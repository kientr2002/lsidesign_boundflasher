==> flow/design.v <==
module BoundFlasher
(
    input clk, reset_n, flick,
    output reg [15:0] light
);
wire [4:0] counter_val;
wire upcount;
wire enable;
UpDownCounter counter (
    .clk(clk), .reset_n(reset_n), .upcount(upcount), .enable(enable),
    .out(counter_val)
);
FSM control_fsm (
    .clk(clk), .reset_n(reset_n), .flick(flick), .counter_val(counter_val),
    .enable(enable), .upcount(upcount)
);
always @(counter_val) begin
    case (counter_val)
        5'd0:
            light = 0;
        5'd1:
            light = {1{1'd1}};
        5'd2:
            light = {2{1'd1}};
        5'd3:
            light = {3{1'd1}};
        5'd4:
            light = {4{1'd1}};
        5'd5:
            light = {5{1'd1}};
        5'd6:
            light = {6{1'd1}};
        5'd7:
            light = {7{1'd1}};
        5'd8:
            light = {8{1'd1}};
        5'd9:
            light = {9{1'd1}};
        5'd10:
            light = {10{1'd1}};
        5'd11:
            light = {11{1'd1}};
        5'd12:
            light = {12{1'd1}};
        5'd13:
            light = {13{1'd1}};
        5'd14:
            light = {14{1'd1}};
        5'd15:
            light = {15{1'd1}};
        5'd16:
            light = {16{1'd1}};
        default:
            light = 0;
    endcase
end
endmodule
module FSM
(
    input clk, reset_n,
    input flick,
    input [4:0] counter_val,
    output reg enable, upcount
);
localparam [3:0] STATE_START = 4'd0;
localparam [3:0] STATE_UP_1_5 = 4'd1;
localparam [3:0] STATE_DOWN_4_0 = 4'd2;
localparam [3:0] STATE_UP_1_10 = 4'd3;
localparam [3:0] STATE_DOWN_9_5 = 4'd4;
localparam [3:0] STATE_UP_6_16 = 4'd5;
localparam [3:0] STATE_DOWN_15_1 = 4'd6;
localparam [3:0] STATE_3_RESET_9_0 = 4'd7;
localparam [3:0] STATE_3_RESET_4_0 = 4'd8;
localparam [3:0] STATE_5_RESET_9_5 = 4'd9;
localparam [3:0] STATE_5_RESET_5_5 = 4'd10;
reg [3:0] current_state, next_state;
always @(posedge clk or negedge reset_n) begin
    if (!reset_n) begin
        current_state <= STATE_START;
    end
    else begin
        current_state <= next_state;
    end
end
always @(*) begin
    next_state = current_state;
    case (current_state)
        STATE_START:
            if (flick)
                next_state = STATE_UP_1_5;
        STATE_UP_1_5:
            if (counter_val == 5'd5)
                next_state = STATE_DOWN_4_0;
        STATE_DOWN_4_0:
            if (counter_val == 5'd0)
                next_state = STATE_UP_1_10;
        STATE_UP_1_10:
        begin
            if (flick) begin
                if (counter_val == 5'd5)
                    next_state = STATE_3_RESET_4_0;
                else if (counter_val == 5'd10)
                    next_state = STATE_3_RESET_9_0;
            end
            else if (counter_val == 5'd10)
                next_state = STATE_DOWN_9_5;
        end
        STATE_3_RESET_4_0:
            if (counter_val == 5'd0)
                next_state = STATE_UP_1_10;
        STATE_3_RESET_9_0:
            if (counter_val == 5'd0)
                next_state = STATE_UP_1_10;
        STATE_DOWN_9_5:
        begin
            if (counter_val == 5'd5) begin
                if (flick)
                    next_state = STATE_5_RESET_5_5;
                else
                    next_state = STATE_UP_6_16;
            end
        end
        STATE_UP_6_16:
        begin
            if (flick) begin
                if (counter_val == 5'd10)
                    next_state = STATE_5_RESET_9_5;
            end
            else if (counter_val == 5'd16)
                next_state = STATE_DOWN_15_1;
        end
        STATE_5_RESET_9_5:
        begin
            if (counter_val == 5'd5) begin
                if (flick)
                    next_state = STATE_5_RESET_5_5;
                else
                    next_state = STATE_UP_6_16;
            end
        end
        STATE_5_RESET_5_5:
        begin
            if (!flick)
                next_state = STATE_UP_6_16;
        end
        STATE_DOWN_15_1:
            if (counter_val == 5'd1)
                next_state = STATE_START;
        default:
            next_state = STATE_START;
    endcase
end
always @(*) begin
    enable = 1'b0;
    upcount = 1'b0;
    case (next_state)
        STATE_START:
        begin
            if (current_state == STATE_START)
                enable = 1'b0;
            else enable = 1'b1;
            upcount = 1'b0;
        end
        STATE_UP_1_5:
        begin
            enable = 1'b1;
            upcount = 1'b1;
        end
        STATE_DOWN_4_0:
        begin
            enable = 1'b1;
            upcount = 1'b0;
        end
        STATE_UP_1_10:
        begin
            enable = 1'b1;
            upcount = 1'b1;
        end
        STATE_DOWN_9_5:
        begin
            enable = 1'b1;
            upcount = 1'b0;
        end
        STATE_UP_6_16:
        begin
            enable = 1'b1;
            upcount = 1'b1;
        end
        STATE_DOWN_15_1:
        begin
            enable = 1'b1;
            upcount = 1'b0;
        end
        STATE_3_RESET_9_0:
        begin
            enable = 1'b1;
            upcount = 1'b0;
        end
        STATE_3_RESET_4_0:
        begin
            enable = 1'b1;
            upcount = 1'b0;
        end
        STATE_5_RESET_9_5:
        begin
            enable = 1'b1;
            upcount = 1'b0;
        end
        STATE_5_RESET_5_5:
        begin
            enable = 1'b0;
            upcount = 1'b0;
        end
        default:
        begin
            enable = 1'b0;
            upcount = 1'b0;
        end
    endcase
end
endmodule
module UpDownCounter
(
    input clk, reset_n, upcount, enable,
    output reg [4:0] out
);
    always @(posedge clk or negedge reset_n) begin
        if (!reset_n)
            out <= 0;
        else if (enable) begin
            if (upcount)
                out <= out + 1;
            else
                out <= out - 1;
        end
    end
endmodule
# Tool chain data of BoundFlasher
# Tool output for the design above, in the order of the flow.
# Line numbers count from 1 in the design file above.
# Library cell names are shortened.
# Not given: --
[setup]
top_module = "BoundFlasher"
clock_port = "clk"
library = "sky130hd"
corner = "tt_025C_1v80"

# Elaborated design
# Counts by Yosys on the flattened word-level netlist (proc, flatten, opt, wreduce; memories kept). Register bits leave out memories and registers merged into their read ports (data or address); mux counts leave out enables and synchronous resets folded into registers. Print and check cells are left out. Cells with the same type and inputs are merged into one.
# Yosys's memory passes give these memory sizes; they may raise the number of words (mostly to a power of two), join words into wider ones and drop unused or constant bits.
[bits]
memories = 1
ff_bits = 9
in_bits = 3
output_inout_bits = 16
ram_bits = 0
mem_bits_ro = 512
latch_bits = 0
clocked_rd_ports_x_width = 0
[classes]
n_logic = 0
n_mul = 0
cmp = 0
reduce_and_logical = 7
mux = 19
addsub = 2
shift = 0
eq_ne = 23
div = 0
[memory_table]
columns = ["name", "words", "word_bits", "rd", "write_ports", "line_no", "rtl"]
rows = [
  ["(no name shown)", 32, 16, 1, 0, 18, "case (counter_val)"],
]
[ops]
columns = ["operator", "n"]
rows = [
  ["4-bit 2-to-1 mux", 14],
  ["4-bit by 3-bit equality test with 1-bit output (second input constant)", 8],
  ["4-bit parallel mux with 8-bit select", 1],
  ["4-bit equality test (second input constant)", 5],
  ["4-bit by 2-bit equality test with 1-bit output (second input constant)", 4],
  ["9-bit OR reduction", 1],
  ["4-bit by 1-bit equality test with 1-bit output (second input constant)", 2],
  ["4-bit zero test", 2],
  ["3-bit OR reduction", 2],
  ["5-bit by 1-bit adder with 5-bit output (second input constant)", 1],
  ["5-bit by 1-bit subtractor with 5-bit output (second input constant)", 1],
  ["5-bit by 1-bit equality test with 1-bit output (second input constant)", 1],
  ["5-bit by 3-bit equality test with 1-bit output (second input constant)", 1],
  ["5-bit by 4-bit equality test with 1-bit output (second input constant)", 1],
  ["5-bit equality test (second input constant)", 1],
  ["5-bit zero test", 1],
  ["5-bit 2-to-1 mux", 1],
  ["2-bit OR reduction", 1],
  ["1-bit parallel mux with 2-bit select", 1],
  ["1-bit 2-to-1 mux", 2],
]

# Logic depth
# Depth = most cells in a row (Yosys ltp): at word level without a register or memory, in the mapped netlist without a sequential cell, where the memories' decode and read muxes count.
[logic_depth]
depth_word = 9
abc_area = 1
mapped_depth = 17

# After synthesis
# Yosys stat after the flow's synthesis: flattened, memories mapped to cells. It holds for the ABC_AREA given above (unset counts as 0); a run with the other value may have another netlist.
# The area totals of this step are shown rounded.
[synth_totals]
mapped_area_um2 = 1300
buffers = 2
seq_area_um2 = 400
ff_cells = 16
cell_count = 186
[types]
columns = ["type", "n"]
rows = [
  ["dfrtp_1", 15],
  ["nand2_1", 46],
  ["ha_1", 9],
  ["inv_1", 26],
  ["nand3_1", 15],
  ["o21ai_0", 15],
  ["nand3_2", 7],
  ["nor2_1", 15],
  ["nand2_2", 7],
  ["dfstp_2", 1],
  ["xor2_1", 3],
  ["nor2_2", 4],
  ["inv_2", 6],
  ["nor2_4", 2],
  ["nand4_1", 3],
  ["xor2_2", 1],
  ["buf_6", 1],
  ["nand2_4", 1],
]
# Not listed: further types 9, cells in them 9.

# Path before layout
# Source: OpenSTA report_checks on the synthesized netlist (no wires, ideal clock, input and output delay 20% of the period each), path of least setup slack; recovery checks are left aside. Register names are those of the netlist, which keeps one name where synthesis merged equal registers.
[synth_timing]
path_type = "register to output"
from = "register counter.out[0]"
to = "output port light[1]"
n_path_buf = 0
launch_ns = 0.000
setup_slack_ns = 0.580
arrival_time_ns = 1.420
driving_pins = 6
required_time_ns = 2.000
path_delay_ns = 1.420
period_ns = 2.5
period_less_setup_slack_ns = 1.92
# "path_delay_ns" is the arrival time less input delay plus setup time.
# At an output port there is no setup time.
# "driving_pins": output pins that drive a net of the path, with the launching flip-flop's if there is one; two outputs of one cell count as two.
# "period_less_setup_slack_ns" is the clock period less the worst setup slack; recovery checks do not enter. This is arithmetic on one report: input and output delays are still those of the set period (20% each).
# Between the ends stands the longest chain of elaborated cells between them, by number of cells; it is not shown to be the way that was timed. Of several equally long chains one is given.
# Each line given opens the expression or statement behind the cell; cells for indexed reads and writes are added by Yosys, which also makes memories of some case tables.
# A memory read counts as a cell of the chain, while the word-level depth stops at memories.
# A register here has more assigning lines than the two given.
[synth_via]
path_cell_list = "dfrtp_1 inv_1 ha_1 nand3_1 o21ai_0 o21bai_1"
elab_chain_len = 1
[synth_rtl]
columns = ["element", "line_no", "rtl"]
rows = [
  ["start: declaration", 225, "output reg [4:0] out"],
  ["start: assignment", 232, "out <= out + 1;"],
  ["start: assignment", 234, "out <= out - 1;"],
  ["memory read 32 x 16 bit", 18, "case (counter_val)"],
  ["end: declaration", 4, "output reg [15:0] light"],
]

# 2 stored runs of BoundFlasher in the flow (synthesis by Yosys, layout by OpenROAD, sky130hd cells), in arbitrary order. Constraints: input delay and output delay 20% of the set period each, output load 0.01 pF.

[[run]]
name = "record 1"
[run.settings]
period_ns = 3.06
CORE_UTILIZATION = 67
SETUP_SLACK_MARGIN = 0.29
PLACE_DENSITY_LB_ADDON = 0.26
HOLD_SLACK_MARGIN = 0.1
CELL_PAD_IN_SITES_GLOBAL_PLACEMENT = 3
ABC_AREA = 1
GPL_TIMING_DRIVEN = 0
GPL_ROUTABILITY_DRIVEN = 1
MIN_ROUTING_LAYER = "met2"
MAX_ROUTING_LAYER = "met4"
CAP_MARGIN = 20
CORE_MARGIN = 2
SLEW_MARGIN = 20
[run.results]
outcome = "incomplete, placement halted on FLW-0024"

[[run]]
name = "record 2"
[run.settings]
period_ns = 3.43
CORE_UTILIZATION = 46
PLACE_DENSITY_LB_ADDON = 0.15
CELL_PAD_IN_SITES_DETAIL_PLACEMENT = 2
ABC_AREA = 0
GPL_TIMING_DRIVEN = 0
GPL_ROUTABILITY_DRIVEN = 0
CTS_CLUSTER_SIZE = 58
CAP_MARGIN = 15
CORE_MARGIN = 2
SLEW_MARGIN = 20
[run.results]
outcome = "incomplete, placement halted on DPL-0033"
